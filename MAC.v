==> flow/design.v <==
module kogge_stone_adder_16bit (
    input [15:0] a,
    input [15:0] b,
    input cin,
    output [15:0] sum,
    output cout
);
    wire [15:0] g, p;
    wire [15:0] g_out, p_out;
    assign g = a & b;
    assign p = a ^ b;
    wire [15:0] g1, p1;
    assign g1[0] = g[0];
    assign p1[0] = p[0];
    genvar i;
    generate
        for (i = 1; i < 16; i = i + 1) begin : level1
            assign g1[i] = g[i] | (p[i] & g[i-1]);
            assign p1[i] = p[i] & p[i-1];
        end
    endgenerate
    wire [15:0] g2, p2;
    assign g2[1:0] = g1[1:0];
    assign p2[1:0] = p1[1:0];
    generate
        for (i = 2; i < 16; i = i + 1) begin : level2
            assign g2[i] = g1[i] | (p1[i] & g1[i-2]);
            assign p2[i] = p1[i] & p1[i-2];
        end
    endgenerate
    wire [15:0] g3, p3;
    assign g3[3:0] = g2[3:0];
    assign p3[3:0] = p2[3:0];
    generate
        for (i = 4; i < 16; i = i + 1) begin : level3
            assign g3[i] = g2[i] | (p2[i] & g2[i-4]);
            assign p3[i] = p2[i] & p2[i-4];
        end
    endgenerate
    wire [15:0] g4, p4;
    assign g4[7:0] = g3[7:0];
    assign p4[7:0] = p3[7:0];
    generate
        for (i = 8; i < 16; i = i + 1) begin : level4
            assign g4[i] = g3[i] | (p3[i] & g3[i-8]);
            assign p4[i] = p3[i] & p3[i-8];
        end
    endgenerate
    wire [16:0] carry;
    assign carry[0] = cin;
    assign carry[1] = g4[0] | (p4[0] & cin);
    generate
        for (i = 1; i < 16; i = i + 1) begin : carry_gen
            assign carry[i+1] = g4[i] | (p4[i] & carry[1]);
        end
    endgenerate
    assign sum = p ^ carry[15:0];
    assign cout = carry[16];
endmodule
module booth_encoder (
    input [2:0] booth_bits,
    output reg add_a,
    output reg add_2a,
    output reg sub_a,
    output reg sub_2a
);
    always @(*) begin
        case (booth_bits)
            3'b000, 3'b111: begin add_a = 0; add_2a = 0; sub_a = 0; sub_2a = 0; end
            3'b001, 3'b010: begin add_a = 1; add_2a = 0; sub_a = 0; sub_2a = 0; end
            3'b011:         begin add_a = 0; add_2a = 1; sub_a = 0; sub_2a = 0; end
            3'b100:         begin add_a = 0; add_2a = 0; sub_a = 0; sub_2a = 1; end
            3'b101, 3'b110: begin add_a = 0; add_2a = 0; sub_a = 1; sub_2a = 0; end
            default:        begin add_a = 0; add_2a = 0; sub_a = 0; sub_2a = 0; end
        endcase
    end
endmodule
module wallace_tree_8x8 (
    input signed [7:0] multiplicand,
    input signed [7:0] multiplier,
    output [15:0] product
);
    wire [17:0] pp[3:0];  
    wire [2:0] booth_bits[3:0];
    wire add_a[3:0], add_2a[3:0], sub_a[3:0], sub_2a[3:0];
    assign booth_bits[0] = {multiplier[1:0], 1'b0};
    assign booth_bits[1] = multiplier[3:1];
    assign booth_bits[2] = multiplier[5:3];
    assign booth_bits[3] = multiplier[7:5];
    genvar i;
    generate
        for (i = 0; i < 4; i = i + 1) begin : booth_enc
            booth_encoder be (
                .booth_bits(booth_bits[i]),
                .add_a(add_a[i]),
                .add_2a(add_2a[i]),
                .sub_a(sub_a[i]),
                .sub_2a(sub_2a[i])
            );
        end
    endgenerate
    generate
        for (i = 0; i < 4; i = i + 1) begin : pp_gen
            wire [8:0] mult_1x = {multiplicand[7], multiplicand};  
            wire [9:0] mult_2x = {multiplicand[7], multiplicand, 1'b0};  
            wire [17:0] pp_base_1x, pp_base_2x;
            wire [17:0] pp_neg;
            assign pp_base_1x = {{9{mult_1x[8]}}, mult_1x} << (i*2);
            assign pp_base_2x = {{8{mult_2x[9]}}, mult_2x} << (i*2);
            wire [17:0] pp_selected;
            assign pp_selected = add_a[i] ? pp_base_1x :
                                add_2a[i] ? pp_base_2x :
                                (sub_a[i] | sub_2a[i]) ? (sub_a[i] ? pp_base_1x : pp_base_2x) :
                                18'b0;
            assign pp_neg = ~pp_selected + 1'b1;
            assign pp[i] = (sub_a[i] | sub_2a[i]) ? pp_neg : pp_selected;
        end
    endgenerate
    wire [17:0] s1, c1;
    wire [17:0] remaining;
    assign s1 = pp[0] ^ pp[1] ^ pp[2];
    assign c1 = (pp[0] & pp[1]) | (pp[0] & pp[2]) | (pp[1] & pp[2]);
    assign remaining = pp[3];
    wire [17:0] s2, c2;
    assign s2 = s1 ^ remaining ^ (c1 << 1);
    assign c2 = (s1 & remaining) | (s1 & (c1 << 1)) | (remaining & (c1 << 1));
    wire [15:0] final_sum;
    wire cout;
    wire [17:0] c2_shifted = c2 << 1;
    kogge_stone_adder_16bit final_add (
        .a(s2[15:0]),
        .b(c2_shifted[15:0]),
        .cin(1'b0),
        .sum(final_sum),
        .cout(cout)
    );
    assign product = final_sum;
endmodule
module mac_unit (
    input clk,
    input rst,
    input signed [7:0] a,
    input signed [7:0] b,
    input signed [15:0] acc_in,
    output reg signed [15:0] acc_out
);
    wire [15:0] mult_result;
    wire [15:0] add_result;
    wire cout;
    wallace_tree_8x8 multiplier (
        .multiplicand(a),
        .multiplier(b),
        .product(mult_result)
    );
    kogge_stone_adder_16bit accumulator (
        .a(acc_in),
        .b(mult_result),
        .cin(1'b0),
        .sum(add_result),
        .cout(cout)
    );
    always @(posedge clk or posedge rst) begin
        if (rst) begin
            acc_out <= 16'sd0;
        end else begin
            acc_out <= add_result;
        end
    end
endmodule
== From RTL to reports: mac_unit ==
The steps from the RTL of mac_unit to its reports follow in flow order.
Line numbers count from 1 in the design file above.
The mark -- stands for no value.
Design
  top module: mac_unit
  clock input: clk
  standard-cell library: sky130hd
  library corner: tt_025C_1v80

== Word-level counts ==
Counts by Yosys on the flattened word-level netlist (proc, flatten, opt, wreduce; memories kept). Register bits leave out memories and registers merged into their read ports (data or address); mux counts leave out enables and synchronous resets folded into registers. Print and check cells are left out. Cells with the same type and inputs are merged into one.
Yosys's memory passes give these memory sizes; they may raise the number of words (mostly to a power of two), join words into wider ones and drop unused or constant bits.
Cells by class
  add/sub/neg operators: 4
  muxes and demuxes: 20
  bitwise operators: 354
Operator list (number)
  2-to-1 mux 16 bit: 16
  bitwise AND 1 bit: 208
  bitwise XOR 16 bit: 8
  OR 1 bit: 122
  bitwise AND 15 bit: 8
  adder 16 x 1 -> 16 bit (second input constant): 4
  NOT 16 bit: 4
  OR 15 bit: 4
  2-to-1 mux 14 bit: 1
  2-to-1 mux 12 bit: 1
  2-to-1 mux 10 bit: 1
  2-to-1 mux 8 bit: 1
Bit counts
  register bits: 16
  bits in read-only memories: 128
  memory cells: 4
  input bits: 34
  output and inout port bits: 16
  elaborated cells: 383
Memories
  (name not given): words 8, bits a word 4, rd ports 1, write ports 0, RTL line 68  | case (booth_bits)
  (name not given): words 8, bits a word 4, rd ports 1, write ports 0, RTL line 68
  (name not given): words 8, bits a word 4, rd ports 1, write ports 0, RTL line 68
  (name not given): words 8, bits a word 4, rd ports 1, write ports 0, RTL line 68

== Logic depth ==
Yosys ltp: most cells in a row. Word level: on the elaborated netlist, between registers, memories and ports. Mapped: between sequential cells and ports; inverters and the memories' decode and read muxes count.
Depth
  depth after elaboration: 33
  ABC_AREA: 1
  depth in mapped cells: 38

== Synthesis result ==
Source: synth_stat.txt of the flow (Yosys; design flattened, memories mapped). It holds for the ABC_AREA given above (unset counts as 0); a run with the other value may have another netlist.
Cells by type (number)
  sky130_fd_sc_hd__ha_1: 42
  sky130_fd_sc_hd__nand2_1: 125
  sky130_fd_sc_hd__fa_1: 22
  sky130_fd_sc_hd__dfrtp_1: 16
  sky130_fd_sc_hd__inv_1: 94
  sky130_fd_sc_hd__xor2_1: 35
  sky130_fd_sc_hd__a21oi_1: 48
  sky130_fd_sc_hd__nor2_1: 57
  sky130_fd_sc_hd__nand3_1: 36
  sky130_fd_sc_hd__xnor2_1: 11
  sky130_fd_sc_hd__o21ai_0: 18
  sky130_fd_sc_hd__nand2_2: 10
  sky130_fd_sc_hd__o21ai_4: 3
  sky130_fd_sc_hd__nand2_4: 4
  sky130_fd_sc_hd__a31oi_1: 6
  sky130_fd_sc_hd__nor3_1: 7
  sky130_fd_sc_hd__buf_6: 3
  sky130_fd_sc_hd__o31ai_1: 4
Not listed: further types 21, cells in them 39.
Mapped netlist
  cells in the netlist: 580
  synthesis area: 3896.2 um^2
  mapped flip-flops: 16
  buffer cells: 11

== Timing after synthesis ==
OpenSTA on the mapped netlist: ideal clock, no wires. The path of least setup slack (recovery checks aside). Input and output delay are each 20% of the period. Register names are those of the netlist, which keeps one name where synthesis merged equal registers.
Timing post-synthesis
  path type: input to register
  start: in b[1]
  end: reg acc_out[15]
  clock period: 10.7 ns
  library setup time: 0.116 ns
  launch time at the first pin: 2.140 ns
  arrival time: 7.538 ns
  required time: 10.584 ns
  path slack: 3.045 ns
  delay of the path: 5.514 ns
  driving pins on the path: 35
  synthesis period reached: 7.655 ns
"delay of the path" = arrival - input delay + setup time.
"driving pins on the path": output pins that drive a net of the path, with the launching flip-flop's if there is one; two outputs of one cell count as two.
"synthesis period reached" = period - worst setup slack (recovery checks aside). The figure is calculated, with input and output delays left at 20% of the set period.
Between the ends stands the longest chain of elaborated cells between them, by number of cells; it is not shown to be the way that was timed. Of several equally long chains one is given.
Each line given opens the expression or statement behind the cell; cells for indexed reads and writes are added by Yosys, which also makes memories of some case tables.
A memory read counts as a cell of the chain, while the word-level depth stops at memories.
Between the ends, post-synthesis
  path through: sky130_fd_sc_hd__buf_2 -> sky130_fd_sc_hd__clkinv_1 -> sky130_fd_sc_hd__ha_1 -> sky130_fd_sc_hd__o21ai_4 -> sky130_fd_sc_hd__nand2_4 -> sky130_fd_sc_hd__nand2_1 -> sky130_fd_sc_hd__ha_1 -> sky130_fd_sc_hd__nand3_1 -> sky130_fd_sc_hd__nor2_1 -> sky130_fd_sc_hd__nand3_1 -> sky130_fd_sc_hd__a21oi_1 -> sky130_fd_sc_hd__o31ai_1 -> sky130_fd_sc_hd__fa_1 -> sky130_fd_sc_hd__fa_1 -> sky130_fd_sc_hd__ha_1 -> sky130_fd_sc_hd__a21oi_1 -> sky130_fd_sc_hd__o21ai_0 -> sky130_fd_sc_hd__a21o_1 -> sky130_fd_sc_hd__nand2_1 -> sky130_fd_sc_hd__nand2_1 -> sky130_fd_sc_hd__a21oi_1 -> sky130_fd_sc_hd__xor2_1 -> sky130_fd_sc_hd__inv_1 -> sky130_fd_sc_hd__ha_1 -> sky130_fd_sc_hd__inv_1 -> sky130_fd_sc_hd__nor3_1 -> sky130_fd_sc_hd__nand3_1 -> sky130_fd_sc_hd__nand2_1 -> sky130_fd_sc_hd__nand2_1 -> sky130_fd_sc_hd__nand2_1 -> sky130_fd_sc_hd__nand2_1 -> sky130_fd_sc_hd__nand2_1 -> sky130_fd_sc_hd__inv_1 -> sky130_fd_sc_hd__nand3_1 -> sky130_fd_sc_hd__nand2_1
  cells in the longest elaborated chain: 33
Ends and longest elaborated chain, post-synthesis
  from (decl): RTL line 143  | input signed [7:0] b,
  memory (8 x 4 bit): RTL line 68  | case (booth_bits)
  2-to-1 mux 8 bit: RTL line 113  | (sub_a[i] | sub_2a[i]) ? (sub_a[i] ? pp_base_1x : pp_base_2x) :
  2-to-1 mux 16 bit: RTL line 113
  2-to-1 mux 16 bit: RTL line 112  | add_2a[i] ? pp_base_2x :
  2-to-1 mux 16 bit: RTL line 111  | assign pp_selected = add_a[i] ? pp_base_1x :
  NOT 16 bit: RTL line 115  | assign pp_neg = ~pp_selected + 1'b1;
  adder 16 x 1 -> 16 bit: RTL line 115
  [19 not listed]
  OR 1 bit: RTL line 18  | assign g1[i] = g[i] | (p[i] & g[i-1]);
  bitwise AND 1 bit: RTL line 27  | assign g2[i] = g1[i] | (p1[i] & g1[i-2]);
  OR 1 bit: RTL line 27
  OR 1 bit: RTL line 36  | assign g3[i] = g2[i] | (p2[i] & g2[i-4]);
  OR 1 bit: RTL line 45  | assign g4[i] = g3[i] | (p3[i] & g3[i-8]);
  OR 1 bit: RTL line 54  | assign carry[i+1] = g4[i] | (p4[i] & carry[1]);
  bitwise XOR 16 bit: RTL line 57  | assign sum = p ^ carry[15:0];
  to (assign): RTL line 164  | acc_out <= 16'sd0;
  to (assign): RTL line 166  | acc_out <= add_result;
  to (decl): RTL line 145  | output reg signed [15:0] acc_out

== Path in the finished layout ==
Path of least setup slack in the final report of run A (OpenROAD, finished layout, wires in). Where an end is a register, its clock arrival counts in the times.
Timing after layout
  path type: input to register
  start: in b[1]
  end: reg acc_out[15]
  clock period: 10.4 ns
  library setup time: 0.11 ns
  launch time at the first pin: 2.08 ns
  arrival time: 9.10 ns
  required time: 10.55 ns
  path slack: 1.45 ns
  driving pins on the path: 35
Between the ends stands the longest chain of elaborated cells between them, by number of cells; it is not shown to be the way that was timed. Of several equally long chains one is given.
A memory read counts as a cell of the chain, while the word-level depth stops at memories.
Between the ends, after layout
  path through: sky130_fd_sc_hd__clkdlybuf4s50_1 -> sky130_fd_sc_hd__clkinv_1 -> sky130_fd_sc_hd__ha_1 -> sky130_fd_sc_hd__o21ai_4 -> sky130_fd_sc_hd__nand2_4 -> sky130_fd_sc_hd__nand2_1 -> sky130_fd_sc_hd__ha_1 -> sky130_fd_sc_hd__nand3_1 -> sky130_fd_sc_hd__nor2_1 -> sky130_fd_sc_hd__nand3_1 -> sky130_fd_sc_hd__a21oi_1 -> sky130_fd_sc_hd__o31ai_1 -> sky130_fd_sc_hd__fa_1 -> sky130_fd_sc_hd__fa_1 -> sky130_fd_sc_hd__ha_1 -> sky130_fd_sc_hd__a21oi_1 -> sky130_fd_sc_hd__o21ai_0 -> sky130_fd_sc_hd__a21o_1 -> sky130_fd_sc_hd__nand2_1 -> sky130_fd_sc_hd__nand2_1 -> sky130_fd_sc_hd__a21oi_1 -> sky130_fd_sc_hd__xor2_1 -> sky130_fd_sc_hd__inv_1 -> sky130_fd_sc_hd__ha_1 -> sky130_fd_sc_hd__inv_1 -> sky130_fd_sc_hd__nor3_1 -> sky130_fd_sc_hd__a21oi_1 -> sky130_fd_sc_hd__nand2_1 -> sky130_fd_sc_hd__nand2_1 -> sky130_fd_sc_hd__nand2_1 -> sky130_fd_sc_hd__nand2_1 -> sky130_fd_sc_hd__nand2_1 -> sky130_fd_sc_hd__inv_1 -> sky130_fd_sc_hd__nand3_1 -> sky130_fd_sc_hd__nand2_1
  cells in the longest elaborated chain: 33
Ends and longest elaborated chain, after layout
  from (decl): RTL line 143  | input signed [7:0] b,
  memory (8 x 4 bit): RTL line 68  | case (booth_bits)
  2-to-1 mux 8 bit: RTL line 113  | (sub_a[i] | sub_2a[i]) ? (sub_a[i] ? pp_base_1x : pp_base_2x) :
  2-to-1 mux 16 bit: RTL line 113
  2-to-1 mux 16 bit: RTL line 112  | add_2a[i] ? pp_base_2x :
  2-to-1 mux 16 bit: RTL line 111  | assign pp_selected = add_a[i] ? pp_base_1x :
  NOT 16 bit: RTL line 115  | assign pp_neg = ~pp_selected + 1'b1;
  adder 16 x 1 -> 16 bit: RTL line 115
  [19 not listed]
  OR 1 bit: RTL line 18  | assign g1[i] = g[i] | (p[i] & g[i-1]);
  bitwise AND 1 bit: RTL line 27  | assign g2[i] = g1[i] | (p1[i] & g1[i-2]);
  OR 1 bit: RTL line 27
  OR 1 bit: RTL line 36  | assign g3[i] = g2[i] | (p2[i] & g2[i-4]);
  OR 1 bit: RTL line 45  | assign g4[i] = g3[i] | (p3[i] & g3[i-8]);
  OR 1 bit: RTL line 54  | assign carry[i+1] = g4[i] | (p4[i] & carry[1]);
  bitwise XOR 16 bit: RTL line 57  | assign sum = p ^ carry[15:0];
  to (assign): RTL line 164  | acc_out <= 16'sd0;
  to (assign): RTL line 166  | acc_out <= add_result;
  to (decl): RTL line 145  | output reg signed [15:0] acc_out

Measured results for mac_unit: 2 stored runs of the Yosys and OpenROAD flow on sky130hd. The settings differ; the order carries no meaning. The constraints put input and output delay at 20% of the set period each and load the outputs with 0.01 pF.
By "achieved clock period (ns)" is meant the clock period of the run minus its worst setup slack. This is arithmetic on one report: input and output delays are still those of the set period (20% each).
"worst setup path time (ns)" means the part of the period allowed to the worst setup path (the constraints hold back 20% at inputs and 20% at outputs) less its slack; where the path has registers, the arrival times of their clocks count too.

Flow files of run A
==> flow/run.sh <==
#!/bin/bash
# the make line also repeats the synthesis and layout settings of config.mk as NAME=value (left out here)
make -C /OpenROAD-flow-scripts/flow DESIGN_CONFIG=/design/flow/config.mk WORK_HOME=/design/flow/orfs CLKGATE_MAP_FILE= finish
==> flow/config.mk <==
export PLATFORM = sky130hd
export DESIGN_NAME = mac_unit
export DESIGN_NICKNAME = mac_unit
export VERILOG_FILES = /design/flow/design.v
export SDC_FILE = /design/flow/constraint.sdc
export NUM_CORES = 4
export LEC_CHECK = 0
export ABC_AREA = 1
export CAP_MARGIN = 20
export CORE_ASPECT_RATIO = 1.91
export CORE_MARGIN = 2
export CORE_UTILIZATION = 15
export CTS_CLUSTER_DIAMETER = 366
export PLACE_DENSITY_LB_ADDON = 0.08
export SETUP_SLACK_MARGIN = -0.79
export SLEW_MARGIN = 15
==> flow/constraint.sdc <==
create_clock -name core_clock -period 10.4 [get_ports {clk}]
set_input_delay 2.0800 -clock core_clock [delete_from_list [all_inputs] [get_ports {clk}]]
set_output_delay 2.0800 -clock core_clock [all_outputs]
set_load 0.01 [all_outputs]

report of run A
yosys chip area after synthesis (um^2): 3896.2
finish__design__die__area: 27347.6
finish__design__instance__area__stdcell: 4822.1
finish__timing__setup__ws: 1.445
finish__timing__hold__ws: 2.214
achieved clock period (ns): 8.955
worst setup path time (ns): 6.87
worst setup path kind: input to register

Flow files of run B
==> flow/run.sh <==
#!/bin/bash
# the make line also repeats the synthesis and layout settings of config.mk as NAME=value (left out here)
make -C /OpenROAD-flow-scripts/flow DESIGN_CONFIG=/design/flow/config.mk WORK_HOME=/design/flow/orfs CLKGATE_MAP_FILE= finish
==> flow/config.mk <==
export PLATFORM = sky130hd
export DESIGN_NAME = mac_unit
export DESIGN_NICKNAME = mac_unit
export VERILOG_FILES = /design/flow/design.v
export SDC_FILE = /design/flow/constraint.sdc
export NUM_CORES = 4
export LEC_CHECK = 0
export ABC_AREA = 1
export CAP_MARGIN = 20
export CELL_PAD_IN_SITES_GLOBAL_PLACEMENT = 0
export CORE_MARGIN = 2
export CORE_UTILIZATION = 62
export CTS_CLUSTER_DIAMETER = 265
export GPL_ROUTABILITY_DRIVEN = 1
export GPL_TIMING_DRIVEN = 1
export PLACE_DENSITY_LB_ADDON = 0.05
export SLEW_MARGIN = 40
==> flow/constraint.sdc <==
create_clock -name core_clock -period 7.59 [get_ports {clk}]
set_input_delay 1.5180 -clock core_clock [delete_from_list [all_inputs] [get_ports {clk}]]
set_output_delay 1.5180 -clock core_clock [all_outputs]
set_load 0.01 [all_outputs]

report of run B
yosys chip area after synthesis (um^2): 3896.2
finish__design__die__area: 6934.7
finish__design__instance__area__stdcell: 4636.9
finish__timing__setup__ws: 0.474
finish__timing__hold__ws: 1.625
achieved clock period (ns): 7.116
worst setup path time (ns): 5.60
worst setup path kind: input to register
